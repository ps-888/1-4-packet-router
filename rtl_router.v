==> flow/design.v <==
module router(
    input clk,
    input rst,
    input pkt_valid,
    input [7:0] data_in,
    input [1:0] dest_addr,
    input [3:0] ready_out,
    output reg [7:0] data_out0, data_out1, data_out2, data_out3,
    output reg [3:0] valid_out,
    output reg ready_in,
    output reg [1:0] state_out
);
    parameter IDLE  = 2'b00;
    parameter START = 2'b01;
    parameter ROUTE = 2'b10;
    parameter WAIT  = 2'b11;
    reg [1:0] current_state, next_state;
    reg [7:0] data_reg;
    reg [1:0] dest_reg;
    reg wait_done;
    always @(posedge clk) begin
        if (rst)
            current_state <= IDLE;
        else
            current_state <= next_state;
    end
    always @(*) begin
        case (current_state)
            IDLE: begin
                if (pkt_valid)
                    next_state = START;
                else
                    next_state = IDLE;
            end
            START: begin
                if (ready_out[dest_reg])   
                  next_state = ROUTE;
                else
                    next_state = START;    
            end
            ROUTE: begin
                next_state = WAIT;
            end
            WAIT: begin
                if (wait_done)
                    next_state = IDLE;
                else
                    next_state = WAIT;
            end
            default: next_state = IDLE;
        endcase
    end
    always @(posedge clk) begin
        if (rst) begin
            data_reg <= 8'b0;
            dest_reg <= 2'b0;
            wait_done <= 1'b0;
        end else begin
            if (current_state == IDLE && pkt_valid) begin
                data_reg <= data_in;
                dest_reg <= dest_addr;
            end
            if (current_state == ROUTE)
                wait_done <= 1'b0;
            else if (current_state == WAIT)
                wait_done <= 1'b1;
            else
                wait_done <= 1'b0;
        end
    end
    always @(posedge clk) begin
        if (rst) begin
            data_out0 <= 8'b0;
            data_out1 <= 8'b0;
            data_out2 <= 8'b0;
            data_out3 <= 8'b0;
            valid_out <= 4'b0;
            ready_in  <= 1'b1;
        end else begin
            case (current_state)
                IDLE: begin
                    valid_out <= 4'b0;
                    ready_in  <= 1'b1;
                    data_out0 <= 8'b0;
                    data_out1 <= 8'b0;
                    data_out2 <= 8'b0;
                    data_out3 <= 8'b0;
                end
                START: begin
                    valid_out <= 4'b0;
                    ready_in  <= 1'b0;
                end
                ROUTE: begin
                    ready_in <= 1'b0;
                    case (dest_reg)
                        2'b00: begin
                            data_out0 <= data_reg;
                            valid_out <= 4'b0001;
                        end
                        2'b01: begin
                            data_out1 <= data_reg;
                            valid_out <= 4'b0010;
                        end
                        2'b10: begin
                            data_out2 <= data_reg;
                            valid_out <= 4'b0100;
                        end
                        2'b11: begin
                            data_out3 <= data_reg;
                            valid_out <= 4'b1000;
                        end
                        default: begin
                            valid_out <= 4'b0000;
                        end
                    endcase
                end
                WAIT: begin
                    ready_in <= 1'b0;
                    case (dest_reg)
                        2'b00: valid_out <= 4'b0001;
                        2'b01: valid_out <= 4'b0010;
                        2'b10: valid_out <= 4'b0100;
                        2'b11: valid_out <= 4'b1000;
                        default: valid_out <= 4'b0000;
                    endcase
                end
            endcase
        end
    end
    always @(*) begin
        state_out = current_state;
    end
endmodule
## Reports on router

The steps from the RTL of router to its reports follow in flow order.
Lines are those of the file above, counted from 1.
Operators carry their Yosys type and port widths (W data, S select, Z words).
Library cell names are shortened.
The mark n/a stands for no value.

- Top module: router
- Clock: clk
- Standard-cell library: sky130hd
- Corner: tt_025C_1v80

## Word-level counts

Yosys after proc, flatten, opt, wreduce and memory -nomap, before mapping. Memory bits, and registers merged into a memory's read port (data or address), are not among the register bits. Print and check cells are not counted. Equal cells are merged and count once.

- Flip-flop bits (word level): 50
- Bits in latches: 0
- Bits in writable memories: 0
- Memory bits (read-only): 0
- Clocked read ports x word width: 0
- Memory cells: 0
- Input port bits: 17
- Output and inout port bits: 39
- Word-level cells: 49

- Add/sub/neg operators: 0
- Multiply operators: 0
- Div/mod/pow operators: 0
- Magnitude comparators: 0
- Equal/unequal tests: 10
- Shifts and indexed selects: 1
- Multiplexer cells: 16
- Bitwise gates (word level): 0
- Reduce/logical cells: 12

Operators by type and width:

| operator | number |
|---|---|
| $pmux W8 S2 | 4 |
| $mux W8 | 4 |
| $pmux W4 S4 | 1 |
| $eq A2 B2 Y1 const B | 4 |
| $ne A2 B2 Y1 const B | 4 |
| $reduce_and A2 Y1 | 4 |
| $pmux W4 S2 | 1 |
| $pmux W2 S4 | 1 |
| $reduce_or A2 Y1 | 3 |
| $eq A2 B1 Y1 const B | 2 |
| $logic_not A2 Y1 | 2 |
| $shiftx A4 B2 Y1 | 1 |
| $mux W2 | 2 |
| $reduce_or A3 Y1 | 1 |
| $reduce_bool A2 Y1 | 1 |
| $pmux W1 S2 | 1 |
| $mux W1 | 2 |
| $logic_and A1 B1 Y1 | 1 |

## Logic depth

Longest topological path by Yosys (ltp), each cell counted once; first at word level (registers and memories cut), then after technology mapping (sequential cells cut; the memories' decode and read muxes count).

- Depth in word-level cells: 3
- ABC_AREA: 0
- Depth in mapped cells: 6
- Depth with buffers taken out: 4

## After synthesis

Source: synth_stat.txt of the flow (Yosys; design flattened, memories mapped). It holds for the ABC_AREA given above (unset counts as 0); a run with the other value may have another netlist.

Cells by type:

| cell type | number | total area (um^2) |
|---|---|---|
| dfxtp_1 | 50 | 1,000.96 |
| a22oi_1 | 32 | 240.23 |
| nor2_1 | 38 | 142.637 |
| nand2_1 | 25 | 93.84 |
| a21oi_1 | 11 | 55.053 |
| nor2b_1 | 8 | 50.048 |
| a21o_1 | 3 | 22.522 |
| mux4_2 | 1 | 22.522 |
| buf_2 | 4 | 20.019 |
| clkbuf_1 | 5 | 18.768 |
| nand2b_1 | 3 | 18.768 |
| and2_1 | 2 | 12.512 |
| nor2_2 | 2 | 12.512 |
| nor3_1 | 2 | 10.01 |
| nor3_2 | 1 | 10.01 |
| a311oi_1 | 1 | 8.758 |
| inv_1 | 2 | 7.507 |
| or2_2 | 1 | 6.256 |

Other cell types: 2; their cells: 2.

- Mapped cells: 193
- Cell area after synthesis: 1,762.9 um^2
- Sequential part of the area: 1,001.0 um^2
- Flip-flops: 50
- Buffers: 9

## Worst setup path after synthesis

OpenSTA on the mapped netlist: ideal clock, no wires. The path of least setup slack (recovery checks aside). Input and output delay are each 20% of the period. Register names are those of the netlist, which keeps one name where synthesis merged equal registers.

- Path kind: flip-flop to flip-flop
- Start point: register current_state[1]
- End point: register data_out0[0]
- Period: 1.37 ns
- Setup time: 0.065 ns
- Launch time at the first pin: 0.000 ns
- Arrival time: 1.181 ns
- Data required time: 1.305 ns
- Setup slack: 0.124 ns
- Delay of the path: 1.246 ns
- Stages: 6
- Buffers on the path: 1
- Synthesis period reached: 1.246 ns

"delay of the path" = arrival - input delay + setup time.
"stages" counts driving pins, that of a launching flip-flop among them; a cell with two outputs on the path counts twice.
"synthesis period reached" is the clock period less the worst setup slack; recovery checks do not enter. This is arithmetic on one report: input and output delays are still those of the set period (20% each).
The rows between start and end are the longest chain of elaborated cells between them; the timing report does not say that the signal goes this way. Where chains are equally long, one stands for them.
A line is the first line of the expression or statement that the cell stems from. Yosys adds cells for indexed reads and writes and turns some case tables into memories.
At most two assigning lines are given for a register; there are more.

- Cell sequence: dfxtp_1 > buf_2 > inv_1 > nor3_2 > a22oi_1 > nor2_1
- Cells in the longest elaborated chain: 3
- Elaborated cells between the ends (all ways): 6
- Classes of those cells: eq/ne: 2; mux: 1; reduce/logical: 3

RTL lines, path after synthesis:

| what | RTL line | text |
|---|---|---|
| start, declared | 17 | `reg [1:0] current_state, next_state;` |
| start, assigned | 23 | `current_state <= IDLE;` |
| start, assigned | 25 | `current_state <= next_state;` |
| $eq A2 B2 Y1 | 80 | `case (current_state)` |
| $reduce_bool A2 Y1 | n/a |  |
| $reduce_and A2 Y1 | n/a |  |
| end, assigned | 84 | `data_out0 <= 8'b0;` |
| end, assigned | 97 | `data_out0 <= data_reg;` |
| end, declared | 8 | `output reg [7:0] data_out0, data_out1, data_out2, data_out3,` |

## Timing after layout

Path of least setup slack in the final report of run 1 (OpenROAD, finished layout, wires in). Where an end is a register, its clock arrival counts in the times.

- Path kind: flip-flop to flip-flop
- Start point: register dest_reg[0]
- End point: register current_state[1]
- Period: 0.766 ns
- Setup time: 0.12 ns
- Launch time at the first pin: 0.29 ns
- Arrival time: 1.35 ns
- Data required time: 0.94 ns
- Setup slack: -0.41 ns
- Stages: 4
- Buffers on the path: 0

The rows between start and end are the longest chain of elaborated cells between them; the timing report does not say that the signal goes this way. Where chains are equally long, one stands for them.

- Cell sequence: dfxtp_4 > mux4_2 > nand3_2 > a21oi_2
- Cells in the longest elaborated chain: 3
- Elaborated cells between the ends (all ways): 3
- Source lines of those cells: 2
- Classes of those cells: shift: 1; mux: 2

RTL lines, path after layout:

| what | RTL line | text |
|---|---|---|
| start, declared | 19 | `reg [1:0] dest_reg;` |
| start, assigned | 56 | `dest_reg <= 2'b0;` |
| start, assigned | 61 | `dest_reg <= dest_addr;` |
| $shiftx A4 B2 Y1 | 36 | `if (ready_out[dest_reg])` |
| $mux W2 | 36 |  |
| $pmux W2 S4 | 28 | `case (current_state)` |
| end, assigned | 23 | `current_state <= IDLE;` |
| end, assigned | 25 | `current_state <= next_state;` |
| end, declared | 17 | `reg [1:0] current_state, next_state;` |

FLOW RESULTS
============

Design router on sky130hd. What follows are 2 stored runs of the flow, each under its own settings; their order means nothing. The constraints put input and output delay at 20% of the set period each and load the outputs with 0.01 pF.
"achieved period" is the run's clock period less its worst setup slack. It is reckoned from that one timing run; input and output delays stay at 20% of the period that was set.
"worst setup path time": the worst setup path's part of the clock period (all of it between registers, 20% less for each end at a port) less its slack. A launch clock that arrives late makes it longer, a capture clock that arrives late makes it shorter.
"power consumption": no workload was simulated; the value follows from the tool's default switching activity.

### Run 1

==> flow/run.sh <==
#!/bin/bash
# the make line also repeats the synthesis and layout settings of config.mk as NAME=value (left out here)
make -C /OpenROAD-flow-scripts/flow DESIGN_CONFIG=/design/flow/config.mk WORK_HOME=/design/flow/orfs CLKGATE_MAP_FILE= finish
==> flow/config.mk <==
export PLATFORM = sky130hd
export DESIGN_NAME = router
export DESIGN_NICKNAME = router
export VERILOG_FILES = /design/flow/design.v
export SDC_FILE = /design/flow/constraint.sdc
export NUM_CORES = 4
export LEC_CHECK = 0
export CAP_MARGIN = 20
export CORE_ASPECT_RATIO = 0.61
export CORE_MARGIN = 3
export CORE_UTILIZATION = 17
export CTS_CLUSTER_DIAMETER = 233
export GPL_ROUTABILITY_DRIVEN = 0
export MAX_ROUTING_LAYER = met5
export SLEW_MARGIN = 30
export TNS_END_PERCENT = 15
==> flow/constraint.sdc <==
create_clock -name core_clock -period 0.766 [get_ports {clk}]
set_input_delay 0.1532 -clock core_clock [delete_from_list [all_inputs] [get_ports {clk}]]
set_output_delay 0.1532 -clock core_clock [all_outputs]
set_load 0.01 [all_outputs]

Results of run 1:
- Mapped cell area after synthesis: 1,762.9 um^2
- Setup total negative slack: -21.332 ns
- Standard-cell area after layout: 3,342.0 um^2
- Achieved period: 1.171 ns
- Power consumption: 0.005928 W
- Die footprint: 11,665.7 um^2
- Worst setup path time: 1.17 ns
- Critical path kind: flip-flop to flip-flop
- Utilization of the finished layout: 33.8%
- Smallest setup slack: -0.405 ns
- Lowest hold slack: 0.190 ns

### Run 2

==> flow/run.sh <==
#!/bin/bash
# the make line also repeats the synthesis and layout settings of config.mk as NAME=value (left out here)
make -C /OpenROAD-flow-scripts/flow DESIGN_CONFIG=/design/flow/config.mk WORK_HOME=/design/flow/orfs CLKGATE_MAP_FILE= finish
==> flow/config.mk <==
export PLATFORM = sky130hd
export DESIGN_NAME = router
export DESIGN_NICKNAME = router
export VERILOG_FILES = /design/flow/design.v
export SDC_FILE = /design/flow/constraint.sdc
export NUM_CORES = 4
export LEC_CHECK = 0
export ABC_AREA = 0
export CAP_MARGIN = 10
export CELL_PAD_IN_SITES_DETAIL_PLACEMENT = 1
export CELL_PAD_IN_SITES_GLOBAL_PLACEMENT = 3
export CORE_ASPECT_RATIO = 0.76
export CORE_MARGIN = 8
export CORE_UTILIZATION = 61
export CTS_CLUSTER_SIZE = 70
export MAX_ROUTING_LAYER = met5
export PLACE_DENSITY_LB_ADDON = 0.29
export SLEW_MARGIN = 15
==> flow/constraint.sdc <==
create_clock -name core_clock -period 0.908 [get_ports {clk}]
set_input_delay 0.1816 -clock core_clock [delete_from_list [all_inputs] [get_ports {clk}]]
set_output_delay 0.1816 -clock core_clock [all_outputs]
set_load 0.01 [all_outputs]

Outcome of run 2: did not finish, placement stopped with FLW-0024
